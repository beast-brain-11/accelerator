==> flow/design.v <==
module ConvEngine (
    input         clk,
    input         rst,
    input  [31:0] DMAport,        
    input         acc_enable,     
    input         acc_clear,      
    output [31:0] result          
);
    wire [24:0] mux_out0, mux_out1, mux_out2, mux_out3, mux_out4, mux_out5;
    MUX demux (
        .DMAport(DMAport),
        .out0(mux_out0),
        .out1(mux_out1),
        .out2(mux_out2),
        .out3(mux_out3),
        .out4(mux_out4),
        .out5(mux_out5)
    );
    wire [23:0] reg_data [5:0];
    Register reg0 (
        .clk(clk),
        .rst(rst),
        .enable(mux_out0[0]),
        .datain(mux_out0[24:1]),
        .dataout(reg_data[0])
    );
    Register reg1 (
        .clk(clk),
        .rst(rst),
        .enable(mux_out1[0]),
        .datain(mux_out1[24:1]),
        .dataout(reg_data[1])
    );
    Register reg2 (
        .clk(clk),
        .rst(rst),
        .enable(mux_out2[0]),
        .datain(mux_out2[24:1]),
        .dataout(reg_data[2])
    );
    Register reg3 (
        .clk(clk),
        .rst(rst),
        .enable(mux_out3[0]),
        .datain(mux_out3[24:1]),
        .dataout(reg_data[3])
    );
    Register reg4 (
        .clk(clk),
        .rst(rst),
        .enable(mux_out4[0]),
        .datain(mux_out4[24:1]),
        .dataout(reg_data[4])
    );
    Register reg5 (
        .clk(clk),
        .rst(rst),
        .enable(mux_out5[0]),
        .datain(mux_out5[24:1]),
        .dataout(reg_data[5])
    );
    wire signed [7:0] pixel [8:0];
    wire signed [7:0] kernel [8:0];
    assign pixel[0] = reg_data[0][23:16];
    assign pixel[1] = reg_data[0][15:8];
    assign pixel[2] = reg_data[0][7:0];
    assign pixel[3] = reg_data[1][23:16];
    assign pixel[4] = reg_data[1][15:8];
    assign pixel[5] = reg_data[1][7:0];
    assign pixel[6] = reg_data[2][23:16];
    assign pixel[7] = reg_data[2][15:8];
    assign pixel[8] = reg_data[2][7:0];
    assign kernel[0] = reg_data[3][23:16];
    assign kernel[1] = reg_data[3][15:8];
    assign kernel[2] = reg_data[3][7:0];
    assign kernel[3] = reg_data[4][23:16];
    assign kernel[4] = reg_data[4][15:8];
    assign kernel[5] = reg_data[4][7:0];
    assign kernel[6] = reg_data[5][23:16];
    assign kernel[7] = reg_data[5][15:8];
    assign kernel[8] = reg_data[5][7:0];
    wire signed [15:0] prod [8:0];
    Wallace_BaughWooley mult0 (.a(pixel[0]), .b(kernel[0]), .prod(prod[0]));
    Wallace_BaughWooley mult1 (.a(pixel[1]), .b(kernel[1]), .prod(prod[1]));
    Wallace_BaughWooley mult2 (.a(pixel[2]), .b(kernel[2]), .prod(prod[2]));
    Wallace_BaughWooley mult3 (.a(pixel[3]), .b(kernel[3]), .prod(prod[3]));
    Wallace_BaughWooley mult4 (.a(pixel[4]), .b(kernel[4]), .prod(prod[4]));
    Wallace_BaughWooley mult5 (.a(pixel[5]), .b(kernel[5]), .prod(prod[5]));
    Wallace_BaughWooley mult6 (.a(pixel[6]), .b(kernel[6]), .prod(prod[6]));
    Wallace_BaughWooley mult7 (.a(pixel[7]), .b(kernel[7]), .prod(prod[7]));
    Wallace_BaughWooley mult8 (.a(pixel[8]), .b(kernel[8]), .prod(prod[8]));
    wire signed [31:0] prod_ext [8:0];
    assign prod_ext[0] = {{16{prod[0][15]}}, prod[0]};
    assign prod_ext[1] = {{16{prod[1][15]}}, prod[1]};
    assign prod_ext[2] = {{16{prod[2][15]}}, prod[2]};
    assign prod_ext[3] = {{16{prod[3][15]}}, prod[3]};
    assign prod_ext[4] = {{16{prod[4][15]}}, prod[4]};
    assign prod_ext[5] = {{16{prod[5][15]}}, prod[5]};
    assign prod_ext[6] = {{16{prod[6][15]}}, prod[6]};
    assign prod_ext[7] = {{16{prod[7][15]}}, prod[7]};
    assign prod_ext[8] = {{16{prod[8][15]}}, prod[8]};
    wire signed [31:0] sum_products;
    assign sum_products = prod_ext[0] + prod_ext[1] + prod_ext[2] +
                          prod_ext[3] + prod_ext[4] + prod_ext[5] +
                          prod_ext[6] + prod_ext[7] + prod_ext[8];
    reg signed [31:0] accumulator;
    always @(posedge clk or posedge rst) begin
        if (rst) begin
            accumulator <= 32'b0;
        end else if (acc_clear) begin
            accumulator <= 32'b0;
        end else if (acc_enable) begin
            accumulator <= accumulator + sum_products;
        end
    end
    assign result = accumulator;
endmodule
module MUX(input [31:0] DMAport, output reg [24:0] out0, out1, out2, out3, out4, out5);
	always @ (*) begin
		out0 = 25'b0;
		out1 = 25'b0;
		out2 = 25'b0;
		out3 = 25'b0;
		out4 = 25'b0;
		out5 = 25'b0;
		case(DMAport[2:0])
			3'b000: out0 = DMAport[31:7];
			3'b001: out1 = DMAport[31:7];
			3'b010: out2 = DMAport[31:7];
			3'b011: out3 = DMAport[31:7];
			3'b100: out4 = DMAport[31:7];
			3'b101: out5 = DMAport[31:7];
			default:;
		endcase
	end
endmodule
module Register(input clk, input rst, input enable, input [23:0] datain, output reg [23:0] dataout);
	always @ (posedge clk or posedge rst) begin
		if (rst)
			dataout <= 24'b0;
		else if(enable)
			dataout <= datain;
	end
endmodule
module Wallace_BaughWooley (
    input  signed [7:0] a,
    input  signed [7:0] b,
    output signed [15:0] prod
);
    assign prod = a * b;
endmodule
* Tool chain data of ConvEngine *
The steps from the RTL of ConvEngine to its reports follow in flow order.
Lines are those of the file above, counted from 1.
Library cell names are shortened.
Not given: n/a

design
  top module = ConvEngine
  clock port = clk
  library = sky130hd
  timing corner = tt_025C_1v80

* After elaboration *
Counts by Yosys on the flattened word-level netlist (proc, flatten, opt, wreduce). Print and check cells are left out. Cells with the same type and inputs are merged into one.

word-level totals
  register bits after elaboration = 176
  elaborated cells = 40
  input bits = 36

operators by class
  eq/ne operators = 5
  mux-type cells = 8
  add/subtract/negate cells = 9
  reductions and logical operators = 2
  multiply operators = 9

operators with widths
  cell                                                      count
  8-bit by 8-bit multiplier with 16-bit output              9
  25-bit two-way mux                                        6
  32-bit two-way mux                                        2
  32-bit by 24-bit adder with 32-bit output                 1
  23-bit by 16-bit adder with 24-bit output                 1
  22-bit by 16-bit adder with 23-bit output                 1
  21-bit by 16-bit adder with 22-bit output                 1
  20-bit by 16-bit adder with 21-bit output                 1
  19-bit by 16-bit adder with 20-bit output                 1
  18-bit by 16-bit adder with 19-bit output                 1
  17-bit by 16-bit adder with 18-bit output                 1
  16-bit by 16-bit adder with 17-bit output                 1
  3-bit by 2-bit == test with 1-bit output with constant B  2
  3-bit == test with constant B                             2
  3-bit by 1-bit == test with 1-bit output with constant B  1
  3-bit zero test                                           1
  2-bit nonzero test                                        1

* Longest topological paths *
Longest topological path by Yosys (ltp), each cell counted once; first at word level (registers and memories cut), then after technology mapping (sequential cells cut; the memories' decode and read muxes count).

depth
  depth in word-level cells = 12
  ABC_AREA = 0
  mapped depth = 31
  mapped depth without buffers = 30

* Netlist *
Yosys stat after the flow's synthesis: flattened, memories mapped to cells. It holds for the ABC_AREA given above (unset counts as 0); a run with the other value may have another netlist.

synthesis totals
  sequential part of the area = 4404.2 um^2
  buffers = 57
  synthesis area = 35741.8 um^2
  flip-flop cells = 176
  mapped cells = 3363

cells by type
  cell type  count
  fa_1       908
  dfrtp_1    176
  inv_1      1044
  ha_1       215
  and2_1     307
  mux2_2     144
  nand2_1    214
  xnor2_1    28
  nand2b_1   35
  nor2b_1    34
  clkbuf_1   55
  mux2i_1    18
  nor2_1     43
  a21oi_1    23
  o21ai_0    14
  a21o_1     9
  o21a_1     9
  xor2_1     7

Other cell types: 39; their cells: 80.
By module: a second synthesis without flattening, with its own total; a netlist apart from the flattened one above.

second synthesis, totals
  cells (unflattened synthesis) = 3817
  area total of the unflattened synthesis = 38440.6 um^2

Each row is one instance without its submodules.

modules
  module               area (um^2)  times used  cells  sequential area (um^2)
  Wallace_BaughWooley  2512.4       9           284    0.0
  ConvEngine           7728.7       1           751    800.8
  Register             1001.0       6           52     600.6
  MUX                  2094.5       1           198    0.0

* Worst setup path after synthesis *
OpenSTA on the mapped netlist: ideal clock, no wires. The path of least setup slack (recovery checks aside). Input and output delay are each 20% of the period. Register names are those of the netlist, which keeps one name where synthesis merged equal registers.

path after synthesis
  kind = register to register
  from = register reg3.dataout[16]
  to = register accumulator[31]
  library setup time = 82 ps
  stages = 26
  data arrival time = 8613 ps
  path delay = 8695 ps
  period = 8740 ps
  path slack = 45 ps
  required time = 8658 ps
  synthesis period reached = 8695 ps

"path delay" is the arrival time less input delay plus setup time.
"stages" counts driving pins, that of a launching flip-flop among them; a cell with two outputs on the path counts twice.
"synthesis period reached" = period - worst setup slack (recovery checks aside). The figure is calculated, with input and output delays left at 20% of the set period.
The rows between start and end are the longest chain of elaborated cells between them; the timing report does not say that the signal goes this way. Where chains are equally long, one stands for them.
A line is the first line of the expression or statement that the cell stems from. Yosys adds cells for indexed reads and writes and turns some case tables into memories.
A register here has more assigning lines than the two given.

on the way, after synthesis
  cell sequence = dfrtp_1 -> clkbuf_1 -> and2_1 -> fa_1 -> fa_1 -> fa_1 -> fa_1 -> fa_1 -> inv_1 -> fa_1 -> inv_1 -> fa_1 -> fa_1 -> fa_1 -> inv_1 -> fa_1 -> inv_1 -> ha_1 -> a21oi_2 -> o21bai_1 -> a2111o_1 -> nor3b_2 -> o31a_2 -> a21oi_2 -> or4b_1 -> a31oi_1
  length of the longest elaborated chain = 12
  elaborated cells between the ends (all ways) = 12
  source lines of those cells = 5

ends and longest elaborated chain, after synthesis
  what                                          line  source
  start, declared                               137   module Register(input clk, input rst, input enable, input [23:0] datain, output reg [23:0] dataout);
  start, assigned                               140   dataout <= 24'b0;
  start, assigned                               142   dataout <= datain;
  8-bit by 8-bit multiplier with 16-bit output  150   assign prod = a * b;
  16-bit by 16-bit adder with 17-bit output     103
  17-bit by 16-bit adder with 18-bit output     103
  18-bit by 16-bit adder with 19-bit output     103
  19-bit by 16-bit adder with 20-bit output     103
  20-bit by 16-bit adder with 21-bit output     103
  21-bit by 16-bit adder with 22-bit output     103
  22-bit by 16-bit adder with 23-bit output     103
  23-bit by 16-bit adder with 24-bit output     103
  32-bit by 24-bit adder with 32-bit output     113
  32-bit two-way mux                            112   end else if (acc_enable) begin
  32-bit two-way mux                            110   end else if (acc_clear) begin
  end, assigned                                 109   accumulator <= 32'b0;
  end, assigned                                 113
  end, declared                                 106   reg signed [31:0] accumulator;

* Path in the finished layout *
From the final timing report of job 1: the path of least setup slack in the routed layout; clock arrival at registers is part of the times.
The path's times are printed in steps of 10 ps; the period is the one set.

path after layout
  kind = register to register
  from = register reg1.dataout[7]
  to = register accumulator[30]
  path slack = -2320 ps
  data arrival time = 8940 ps
  period = 6210 ps
  library setup time = 80 ps
  stages = 30
  required time = 6620 ps

The rows between start and end are the longest chain of elaborated cells between them; the timing report does not say that the signal goes this way. Where chains are equally long, one stands for them.
A register here has more assigning lines than the two given.

on the way, after layout
  cell sequence = dfrtp_2 -> buf_6 -> nand2_4 -> fa_1 -> inv_1 -> fa_1 -> fa_2 -> fa_1 -> inv_1 -> fa_1 -> inv_1 -> fa_2 -> fa_2 -> inv_2 -> fa_2 -> fa_2 -> inv_2 -> fa_2 -> ha_4 -> o21a_1 -> nor2_1 -> buf_4 -> o32a_1 -> buf_6 -> o211ai_1 -> buf_4 -> nand2_2 -> o31a_1 -> a211o_1 -> o211ai_1
  length of the longest elaborated chain = 8
  elaborated cells between the ends (all ways) = 8
  source lines of those cells = 5

ends and longest elaborated chain, after layout
  what                                          line  source
  start, declared                               137   module Register(input clk, input rst, input enable, input [23:0] datain, output reg [23:0] dataout);
  start, assigned                               140   dataout <= 24'b0;
  start, assigned                               142   dataout <= datain;
  8-bit by 8-bit multiplier with 16-bit output  150   assign prod = a * b;
  20-bit by 16-bit adder with 21-bit output     103
  21-bit by 16-bit adder with 22-bit output     103
  22-bit by 16-bit adder with 23-bit output     103
  23-bit by 16-bit adder with 24-bit output     103
  32-bit by 24-bit adder with 32-bit output     113
  32-bit two-way mux                            112   end else if (acc_enable) begin
  32-bit two-way mux                            110   end else if (acc_clear) begin
  end, assigned                                 109   accumulator <= 32'b0;
  end, assigned                                 113
  end, declared                                 106   reg signed [31:0] accumulator;

Appendix: measured runs

ConvEngine through Yosys and OpenROAD on sky130hd: 2 stored runs, unordered, with their settings and measured results. The constraints put input and output delay at 20% of the set period each and load the outputs with 0.01 pF.
"clock period achieved": clock period set for the run, less the worst setup slack. It is reckoned from that one timing run; input and output delays stay at 20% of the period that was set.
"worst path time" is the time allowed to the run's worst setup path (the clock period less input and output delay, where it has them) less its slack. Clock arrival times count: a late capture clock shortens it, a late launch clock lengthens it.
"worst path time" is known to 10 ps.
Among the settings, n/a means not set for that run.

item                                       job 1                 job 2
period_ns                                  6.21                  6.91
CORE_UTILIZATION                           63                    34
SETUP_SLACK_MARGIN                         -0.34                 0.79
PLACE_DENSITY_LB_ADDON                     0.24                  n/a
CORE_ASPECT_RATIO                          1.42                  n/a
CELL_PAD_IN_SITES_GLOBAL_PLACEMENT         1                     n/a
TNS_END_PERCENT                            80                    n/a
CAP_MARGIN                                 20                    15
CORE_MARGIN                                2                     8
SLEW_MARGIN                                20                    20
PLACE_DENSITY                              n/a                   0.37
GPL_TIMING_DRIVEN                          n/a                   1
CTS_CLUSTER_SIZE                           n/a                   10
CTS_CLUSTER_DIAMETER                       n/a                   219
MIN_ROUTING_LAYER                          n/a                   met1
total negative slack on setup checks (ps)  -51912                -32671
full die area (um^2)                       58682.8               115753.0
post-synthesis cell area (um^2)            35741.8               35741.8
clock period achieved (ps)                 8533                  8724
smallest setup slack (ps)                  -2323                 -1814
worst path time (ps)                       8530                  8720
worst setup path kind                      register to register  register to register
utilization after routing                  0.749                 0.413
